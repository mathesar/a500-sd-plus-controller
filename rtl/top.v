==> flow/design.v <==
module sync_cia_bus (
    input       clk,                 
    input       _reset,              
    output      rst,
    input       reg_decode,          
    output      reg_decode_synced,
    input       r_w,                 
    output      r_w_synced,
    input       _cs,                 
    output      _cs_synced,
    input       e,                   
    output      e_synced,
    input       [7:0]data,           
    output      [7:0]data_synced      
    );
    genvar i;		 
    reg [1:0]rst_ff;
    always @(posedge clk or negedge _reset)
    begin
        if(!_reset)
            rst_ff[1:0] <= 2'b11;  
        else 
            rst_ff[1:0] <= { rst_ff[0], 1'b0 };  
    end
        assign rst = rst_ff[1];
    sync SYNC_RS ( clk, reg_decode, reg_decode_synced );
    sync SYNC_RW ( clk, r_w, r_w_synced );
    sync SYNC_CS ( clk, _cs, _cs_synced );
    sync SYNC_E ( clk, e, e_synced );
    generate
        for (i = 0; i <= 7; i = i + 1) 
        begin : gen_data
            sync SYNC_DATA (clk, data[i], data_synced[i]); 
        end
	endgenerate	
endmodule
module sync (
    input       clk,             
    input       in,              
    output      out              
    );
    reg [1:0]ff;
    always @(posedge clk)
        ff[1:0] <= {ff[0], in};
    assign out = ff[1];
endmodule
module irq_controller
	#(
	parameter	REG_ADDR = 4'hd		 
	)
	(
    input       clk,                 
    input       _reset,              
    input       r_w,                 
    input       _cs,                 
    input       e,                   
    input       [3:0]rs,             
    inout       [7:0]data,           
	output reg  irq_enable           
    );
    reg  select_latch;
    wire [7:0]data_synced;
    assign reg_decode = (rs[3:0]==REG_ADDR) ? 1'b1 : 1'b0;
    sync_cia_bus SYNC_BUS (
        .clk                ( clk ),
        ._reset             ( _reset ),
        .rst                ( rst ),
        .reg_decode         ( reg_decode ), 
        .reg_decode_synced  ( reg_decode_synced ),
        .r_w                ( r_w ),
        .r_w_synced         ( r_w_synced ),
        ._cs                ( _cs ),
        ._cs_synced         ( _cs_synced ),
        .e                  ( e ),
        .e_synced           ( e_synced ),
        .data               ( data ),
        .data_synced        ( data_synced )
    );
    assign select = e_synced & ~_cs_synced;
    always @(posedge clk or posedge rst)
    begin
        if(rst)
            select_latch <= 1'b0;  
        else
            select_latch <= select;
    end
    assign cycle = ~r_w_synced & reg_decode_synced & select & ~select_latch;
    always @(posedge clk or posedge rst)
    begin
        if(rst) 
            irq_enable <= 1'b0;  
        else if(cycle)
            irq_enable <= ( data_synced[5] ) ? data_synced[7] : irq_enable;    
    end     
endmodule
module shifter(
    input clk,                   
    input rst,                   
    input start_write,           
    input start_read,            
    input [7:0]shift_in,         
    output [7:0]shift_out,       
    input [1:0]speed,            
    input crc_reset,             
    input crc_source,            
    output [15:0]crc_out,        
    input miso,                  
    output mosi,                 
    output sclk,                 
    output busy                  
    );
    reg [7:0]shifter;
    reg [15:0]crc16;
    reg [5:0]prescaler;
    reg [4:0]sequencer;
    reg miso_latch;
    reg seq_enable;
    always @(posedge clk)
    begin
        if(start_write || start_read || seq_enable)
            prescaler[5:0] <= 6'b00_0000;
        else
            prescaler[5:0] <= prescaler[5:0] + 1'b1;
    end
    always @(*)
    begin
        if(speed == 2'b00)
            seq_enable = prescaler[5];
        else if(speed == 2'b01)
            seq_enable = prescaler[2];
        else
            seq_enable = 1'b1;
    end
    always @(posedge clk or posedge rst)
    begin
        if(rst)  
            sequencer[4:0] <= 5'b0_0000;
        else if(busy && seq_enable)
            sequencer[4:0] <= sequencer[4:0] + 1'b1;
        else if(start_write || start_read)
            sequencer[4:0] <= 5'b1_0000;
    end
    assign busy        = sequencer[4];
    assign shift       = busy & (seq_enable &  sequencer[0]);
    assign shift_final = (sequencer[3:1] == 3'b111);
    assign sample      = busy & (seq_enable & ~sequencer[0]);
    always @(posedge clk or posedge rst)
    begin
        if(rst)  
            shifter[7:0] <= 8'b0000_0000;
        else if(shift && !shift_final)
            shifter[7:0] <= {shifter[6:0],miso_latch};
        else if(start_write)
            shifter[7:0] <= shift_in[7:0];          
        else if(start_read)
            shifter[7:0] <= 8'b1111_1111;          
    end
    assign shift_out[7:0] = {shifter[6:0],miso_latch};
    assign crc16_in = (crc_source) ? (miso_latch ^ crc16[15]) : (shifter[7] ^ crc16[15]);
    always @(posedge clk or posedge rst)
    begin
        if(rst)  
            crc16[15:0] <= 16'b0000_0000_0000_0000;
        else if(shift)
            crc16[15:0] <= { crc16[14:12], (crc16_in^crc16[11]), crc16[10:5], (crc16_in^crc16[4]), crc16[3:0], crc16_in };
        else if(crc_reset)
            crc16[15:0] <= 16'b0000_0000_0000_0000;     
    end
    assign crc_out = crc16;
    always @(posedge clk)
    begin
        if(sample)
            miso_latch <= miso;  
    end
    assign sclk = sequencer[0]; 
    assign mosi = shifter[7]; 
endmodule
module spi_controller
	#(
	parameter	REG_ADDR = 4'hb		 
	)
	(
    input       clk,                 
    input       _reset,              
    input       r_w,                 
    input       _cs,                 
    input       e,                   
    input       [3:0]rs,             
    inout       [7:0]data,           
	output      ext_oe,				 
    input       miso,                
    output      mosi,                
    output      sclk,                
    output      [3:0]_ss             
    );
    reg  [7:0]data_out;
    reg  [7:0]next_data_out;
    reg  [1:0]ctrl_reg;
    reg  [1:0]next_ctrl_reg;
    reg  [3:0]select_reg;
    reg  [3:0]next_select_reg;
    reg  crc_source_reg;
    reg  next_crc_source_reg;
    reg  [2:0]state;
    reg  [2:0]next_state;
    wire [7:0]data_synced;
    wire [7:0]shift_out;
    wire [15:0]crc_out;
    reg  start_read;
    reg  start_write; 
    reg  crc_reset;
    reg  select_latch;
    reg  enable_data_out_internal;
    reg  enable_data_out_external;
    assign reg_decode = (rs[3:0]==REG_ADDR) ? 1'b1 : 1'b0;
    sync_cia_bus SYNC_BUS (
        .clk                ( clk ),
        ._reset             ( _reset ),
        .rst                ( rst ),
        .reg_decode         ( reg_decode ), 
        .reg_decode_synced  ( reg_decode_synced ),
        .r_w                ( r_w ),
        .r_w_synced         ( r_w_synced ),
        ._cs                ( _cs ),
        ._cs_synced         ( _cs_synced ),
        .e                  ( e ),
        .e_synced           ( e_synced ),
        .data               ( data ),
        .data_synced        ( data_synced )
    );
    assign select = e_synced & ~_cs_synced;
    always @(posedge clk or posedge rst)
    begin
        if(rst)
            select_latch <= 1'b0;  
        else
            select_latch <= select;
    end
    assign cycle = reg_decode_synced & select & ~select_latch;
    localparam IDLE=0, READ=1, WRITE=2, CRC1=3, CRC2=4;
    always @(posedge clk or posedge rst)
    begin
        if(rst)  
        begin
            state <= IDLE;
            ctrl_reg <= 2'b00;
            select_reg <= 4'b00;
            crc_source_reg <= 1'b0;
            data_out <= 8'b0;
        end
        else if(cycle)
        begin
            state <= next_state; 
            ctrl_reg <= next_ctrl_reg;  
            select_reg <= next_select_reg;   
            crc_source_reg <= next_crc_source_reg; 
            data_out <= next_data_out;
        end
    end
    always @(*)
    begin
        next_state = state;
        next_ctrl_reg = ctrl_reg;
        next_select_reg = select_reg;
        next_crc_source_reg = crc_source_reg;
        next_data_out = data_out;
        start_read = 0;
        start_write = 0;
        crc_reset = 0;
        case(state)
            IDLE:
            begin
                if(!r_w)
                begin
                    case(data_synced[7:5])
                        'd1:    
                        begin
                            next_ctrl_reg = data_synced[1:0];
                        end
                        'd2:    
                        begin
                            next_select_reg = data_synced[3:0];
                        end
                        'd3:    
                        begin
                            next_crc_source_reg = data_synced[0];
                            crc_reset = cycle;
                        end
                        'd4:    
                        begin
                            next_state = READ;
                        end
                        'd5:    
                        begin
                            next_state = WRITE;
                        end
                        'd6:    
                        begin
                            next_state = CRC1;
                        end
                    endcase                    
                end
                else                
                begin
                    next_data_out = {busy, 7'bx};
                end
            end
            READ:
            begin
                if(r_w)
                begin
                    next_data_out = shift_out;
                    start_read = cycle;
                end
                else
                begin
                    next_state = IDLE;
                end
            end
            WRITE:
            begin
                if(r_w)
                begin
                    next_data_out = shift_out;
                    next_state = IDLE;
                end
                else
                begin
                    start_write = cycle;
                end
            end
            CRC1:
            begin
                if(r_w)
                begin
                    next_data_out = crc_out[15:8];
                    next_state = CRC2;
                end
                else
                begin
                    next_state = IDLE;
                end
            end
            CRC2:
            begin
                next_data_out = crc_out[7:0];
                next_state = IDLE;
            end
            default:
            begin
                next_state = IDLE;
            end         
        endcase
    end
    shifter SHIFT (
        .clk            ( clk ),             
        .rst            ( rst ),              
        .start_write    ( start_write ),      
        .start_read     ( start_read ),       
        .shift_in       ( data_synced ),    
        .shift_out      ( shift_out ),  
        .speed          ( ctrl_reg[1:0] ),
        .crc_reset      ( crc_reset ),        
        .crc_source     ( crc_source_reg ),       
        .crc_out        ( crc_out ),  
        .miso           ( miso ),             
        .mosi           ( mosi ),       
        .sclk           ( sclk ),            
        .busy           ( busy )            
    );
    assign _ss[3:0] = ~select_reg[3:0];
    always @(posedge clk or posedge _cs)
    begin
        if(_cs)  
        begin
            enable_data_out_internal <= 1'b0;
            enable_data_out_external <= 1'b0;
        end
        else if( reg_decode_synced && r_w_synced && !_cs_synced)
        begin
            enable_data_out_external <= 1'b1;
            enable_data_out_internal <= enable_data_out_external; 
        end  
    end
    assign data = (enable_data_out_internal) ? data_out : 8'bz;
    assign ext_oe = enable_data_out_external;
endmodule
module top(
    input       clk,                 
    input       _reset,              
    input       r_w,                 
    input       _cs_mb,              
    output      _cs_cia,             
    input       e,                   
    output      int_req,             
    input       [3:0]rs,             
    inout       [7:0]data,           
	output		dir,				 
    input       eth_miso,            
    output      eth_mosi,            
    output      eth_sclk,            
    output      _eth_ss,             
    input       _eth_int,            
    output      _eth_reset,          
    input       [1:0]sd_miso,        
    output      [1:0]sd_mosi,        
    output      [1:0]sd_sclk,        
    output      [1:0]_sd_ss,         
	output		sd_led,              
	output      hdd_led              
    );
    wire [3:0]_ss;
    assign _eth_reset = _reset;
    wire spi_reg_selected = (rs[3:0] == 4'hb) ? 1'b1 : 1'b0;
    assign _cs_cia = _cs_mb | spi_reg_selected;
    spi_controller 
	#( 
		.REG_ADDR	( 4'hb ) 
	) 
	SPI
 	(
        .clk        ( clk ), 
        ._reset     ( _reset ),
        .r_w        ( r_w ),
        ._cs        ( _cs_mb ),
        .e          ( e ),
        .rs         ( rs[3:0] ),
        .data       ( data[7:0] ),
		.ext_oe 	( ext_oe ),
        .miso       ( miso ),
        .mosi       ( mosi ),
        .sclk       ( sclk ),
        ._ss        ( _ss )
    );
    assign eth_mosi   = mosi;
    assign sd_mosi[0] = mosi;
    assign sd_mosi[1] = mosi;
    assign eth_sclk   = sclk;
    assign sd_sclk[0] = sclk;
    assign sd_sclk[1] = sclk;
    assign _sd_ss[0]  = _ss[0];
    assign _sd_ss[1]  = _ss[1];
    assign _eth_ss    = _ss[2];
    assign miso = ( _sd_ss[0] | sd_miso[0] ) & ( _sd_ss[1] | sd_miso[1] ) & (_eth_ss | eth_miso );
	assign sd_led  = ~(_sd_ss[0] & _sd_ss[1]);
	assign hdd_led = ~(_sd_ss[0] & _sd_ss[1]);
	assign dir = ~ext_oe;
    irq_controller 
	#( 
		.REG_ADDR	( 4'hd ) 
	) 
	IRQ
 	(
        .clk        ( clk ), 
        ._reset     ( _reset ),
        .r_w        ( r_w ),
        ._cs        ( _cs_mb ),
        .e          ( e ),
        .rs         ( rs[3:0] ),
        .data       ( data[7:0] ),
		.irq_enable ( irq_enable )
    );
    assign int_req = ~_eth_int & irq_enable;
endmodule
## Step by step through the tools: top

The steps from the RTL of top to its reports follow in flow order.
Line numbers count from 1 in the design file above.
The mark -- stands for no value.

- Top module: top
- Clock input: clk
- Library: sky130hd
- Corner: tt_025C_1v80

## Elaborated design

Source: Yosys, flattened and elaborated, memories not mapped. Widths are those after wreduce. Registers that Yosys merges into a memory's read port (data or address) are not register bits. Print and check cells do not count. Equal cells are merged and count once.

- Input port bits: 13
- Register bits: 98
- Word-level cells: 143
- Output and inout port bits: 23

- Reduce/logical cells: 21
- Add/sub/neg operators: 2
- Mux-type cells: 30
- Bitwise logic cells: 34
- Eq/ne operators: 21

Operators with widths:

| kind | count |
|---|---|
| 8-bit two-way mux | 7 |
| 8-bit parallel mux with 4-bit select | 1 |
| 16-bit two-way mux | 2 |
| 1-bit AND | 15 |
| 3-bit == test (second input constant) | 5 |
| 3-bit by 2-bit == test with 1-bit output (second input constant) | 4 |
| 4-bit AND reduction | 3 |
| 3-bit parallel mux with 4-bit select | 1 |
| 1-bit two-way mux | 12 |
| 3-bit two-way mux | 4 |
| 1-bit NOT | 10 |
| 2-bit != test (second input constant) | 5 |
| 5-bit AND reduction | 2 |
| 5-bit two-way mux | 2 |
| 3-bit parallel mux with 3-bit select | 1 |
| 4-bit == test (second input constant) | 2 |
| 3-bit by 1-bit == test with 1-bit output (second input constant) | 2 |
| 6-bit by 1-bit adder with 6-bit output (second input constant) | 1 |
| 5-bit by 1-bit adder with 5-bit output (second input constant) | 1 |
| 1-bit OR | 4 |
| 1-bit XOR | 4 |
| 1-bit logical AND | 4 |
| 2-bit nonzero test | 2 |
| 4-bit != test (second input constant) | 1 |
| 4-bit nonzero test | 1 |
| 3-bit NOT | 1 |
| 3-bit zero test | 1 |
| 3-bit nonzero test | 1 |

Not listed: further kinds 7, cells in them 9.

## Logic depth

Yosys ltp: most cells in a row. Word level: on the elaborated netlist, between registers, memories and ports. Mapped: between sequential cells and ports; inverters and the memories' decode and read muxes count.

- Depth in word-level cells: 9
- ABC_AREA: 0
- Gate-level depth with buffers: 6
- Gate-level depth less buffers: 4

## Netlist

Source: synth_stat.txt of the flow (Yosys; design flattened, memories mapped). It holds for the ABC_AREA given above (unset counts as 0); a run with the other value may have another netlist.
The area totals of this step are shown rounded.

Cells by type:

| cell type | count | total area (µm²) |
|---|---|---|
| sky130_fd_sc_hd__dfrtp_1 | 50 | 1251.2 |
| sky130_fd_sc_hd__dfxtp_1 | 32 | 640.614 |
| sky130_fd_sc_hd__mux2i_1 | 11 | 110.106 |
| sky130_fd_sc_hd__mux2_2 | 9 | 101.347 |
| sky130_fd_sc_hd__a22o_1 | 10 | 87.584 |
| sky130_fd_sc_hd__a222oi_1 | 8 | 80.077 |
| sky130_fd_sc_hd__dfstp_2 | 3 | 78.826 |
| sky130_fd_sc_hd__inv_1 | 17 | 63.811 |
| sky130_fd_sc_hd__o22ai_1 | 10 | 62.56 |
| sky130_fd_sc_hd__o2bb2ai_1 | 7 | 61.309 |
| sky130_fd_sc_hd__a22o_2 | 6 | 60.058 |
| sky130_fd_sc_hd__nand2_1 | 13 | 48.797 |
| sky130_fd_sc_hd__buf_4 | 6 | 45.043 |
| sky130_fd_sc_hd__xor2_1 | 5 | 43.792 |
| sky130_fd_sc_hd__nor2_1 | 10 | 37.536 |
| sky130_fd_sc_hd__nand3_1 | 7 | 35.034 |
| sky130_fd_sc_hd__edfxtp_1 | 1 | 30.029 |
| sky130_fd_sc_hd__nand4bb_4 | 1 | 27.526 |

Other cell types: 32; their cells: 62.

- Buffer cells: 16
- Area of sequential cells: 2000 µm²
- Cell area after synthesis: 3350 µm²
- Cell count: 268
- Flip-flops: 86

The figures by module come from a second, unflattened synthesis with its own total; it is not the netlist above.

- Cells (unflattened synthesis): 349
- Area total of the unflattened synthesis: 4060 µm²

Each row is one instance without its submodules.

By module:

| module | cells | area (µm²) | instances | seq. area (µm²) |
|---|---|---|---|---|
| shifter | 175 | 1650 | 1 | 876 |
| spi_controller (REG_ADDR=11) | 98 | 1140 | 1 | 552 |
| sync | 2 | 40.0 | 24 | 40.0 |
| sync_cia_bus | 3 | 56.3 | 2 | 52.6 |
| irq_controller (REG_ADDR=13) | 8 | 98.8 | 1 | 50.0 |
| top | 14 | 86.3 | 1 | 0.0 |

## Worst setup path after synthesis

OpenSTA on the mapped netlist: ideal clock, no wires. The path of least setup slack (recovery checks aside). Input and output delay are each 20% of the period. Register names are those of the netlist, which keeps one name where synthesis merged equal registers.

- Kind: register to register
- Start point: reg SPI.state
- End point: reg (no name shown)
- Path buffers: 0
- Time at the first pin: 0.000 ns
- Driving pins on the path: 5
- Setup slack: 0.227 ns
- Period: 1.9 ns
- Setup time: 0.125 ns
- Data required time: 1.775 ns
- Arrival: 1.548 ns
- Delay of the path: 1.673 ns
- Synthesis period reached: 1.673 ns

"delay of the path" is the arrival time less input delay plus setup time.
"driving pins on the path" counts driving pins, that of a launching flip-flop among them; a cell with two outputs on the path counts twice.
"synthesis period reached" is the clock period less the worst setup slack; recovery checks do not enter. This is arithmetic on one report: input and output delays are still those of the set period (20% each).
Where an end lacks its bit number, it is one bit of the signal, or one of the new flip-flops if synthesis recoded a state register.

- Cell sequence: sky130_fd_sc_hd__dfrtp_1 > sky130_fd_sc_hd__nor4_2 > sky130_fd_sc_hd__mux2_2 > sky130_fd_sc_hd__nand2_2 > sky130_fd_sc_hd__mux2_2

Ends and longest elaborated chain, post-synthesis:

| what | RTL line | text |
|---|---|---|
| start: declaration | 204 | `reg  [2:0]state;` |
| start: assignment | 245 | `state <= IDLE;` |
| start: assignment | 253 | `state <= next_state;` |

No chain of elaborated cells between the ends is given.

## Worst path after layout

Path of least setup slack in the final report of record 1 (OpenROAD, finished layout, wires in). Where an end is a register, its clock arrival counts in the times.

- Kind: input to output
- Start point: in _reset
- End point: out _eth_reset
- Period: 2.3 ns
- Setup slack: 0.31 ns
- Output delay: 0.46 ns
- External input delay: 0.46 ns
- Data required time: 1.84 ns
- Time at the first pin: 0.46 ns
- Path buffers: 2
- Driving pins on the path: 2
- Arrival: 1.53 ns

- Cell sequence: sky130_fd_sc_hd__clkdlybuf4s50_1 > sky130_fd_sc_hd__clkdlybuf4s50_1
- Length of the longest elaborated chain: 0
- Elaborated cells between the ends (all ways): 0
- RTL lines with such cells: 0

Ends and longest elaborated chain, after layout:

| what | RTL line | text |
|---|---|---|
| start: declaration | 390 | `input       _reset,` |
| end: declaration | 404 | `output      _eth_reset,` |

Memo
Re: implementation data of top

Flow measurements of top on sky130hd: 2 stored runs with different settings, listed in no order. Input and output delays are each 20% of the period that was set; the output load is 0.01 pF.
"reached clock period" means the clock period less the worst setup slack. The figure is calculated, with input and output delays left at 20% of the set period.
By "allowed time less slack (worst setup path)" is meant the share of the clock period that the worst setup path is allowed (20% is reserved at inputs, 20% at outputs), minus its slack. Clock arrival times at its registers enter into it.
By "power" is meant OpenSTA's value without simulated activity: inputs other than the clock are taken to toggle once in ten clock periods, and the tool carries that through the logic.
Measured values are rounded.
Settings: - = not set for that run.

| setting or result | record 1 | record 2 |
|---|---|---|
| period_ns | 2.3 | 2.16 |
| CORE_UTILIZATION | 57 | 29 |
| PLACE_DENSITY_LB_ADDON | 0.01 | 0.23 |
| CORE_ASPECT_RATIO | 1.23 | - |
| ABC_AREA | 0 | - |
| GPL_TIMING_DRIVEN | 1 | 0 |
| CTS_CLUSTER_SIZE | 40 | - |
| CAP_MARGIN | 0 | 25 |
| SLEW_MARGIN | 20 | 20 |
| CORE_MARGIN | 2 | 8 |
| SETUP_SLACK_MARGIN | - | 0.43 |
| CELL_PAD_IN_SITES_GLOBAL_PLACEMENT | - | 3 |
| CELL_PAD_IN_SITES_DETAIL_PLACEMENT | - | 0 |
| MIN_ROUTING_LAYER | - | met1 |
| utilization after routing (%) | 69.2 | 38.4 |
| die size (µm²) | 6500 | 15200 |
| allowed time less slack (worst setup path) (ns) | 1.07 | 1.67 |
| kind of the worst setup path | input to output | register to register |
| reached clock period (ns) | 1.988 | 1.670 |
| total negative setup slack (ns) | 0.000 | 0.000 |
| netlist area reported by Yosys (µm²) | 3350 | 3350 |
| power (µW) | 3790 | 4480 |
| area of the standard cells in the finished layout (µm²) | 3870 | 4350 |
| worst setup slack after layout (ns) | 0.312 | 0.490 |
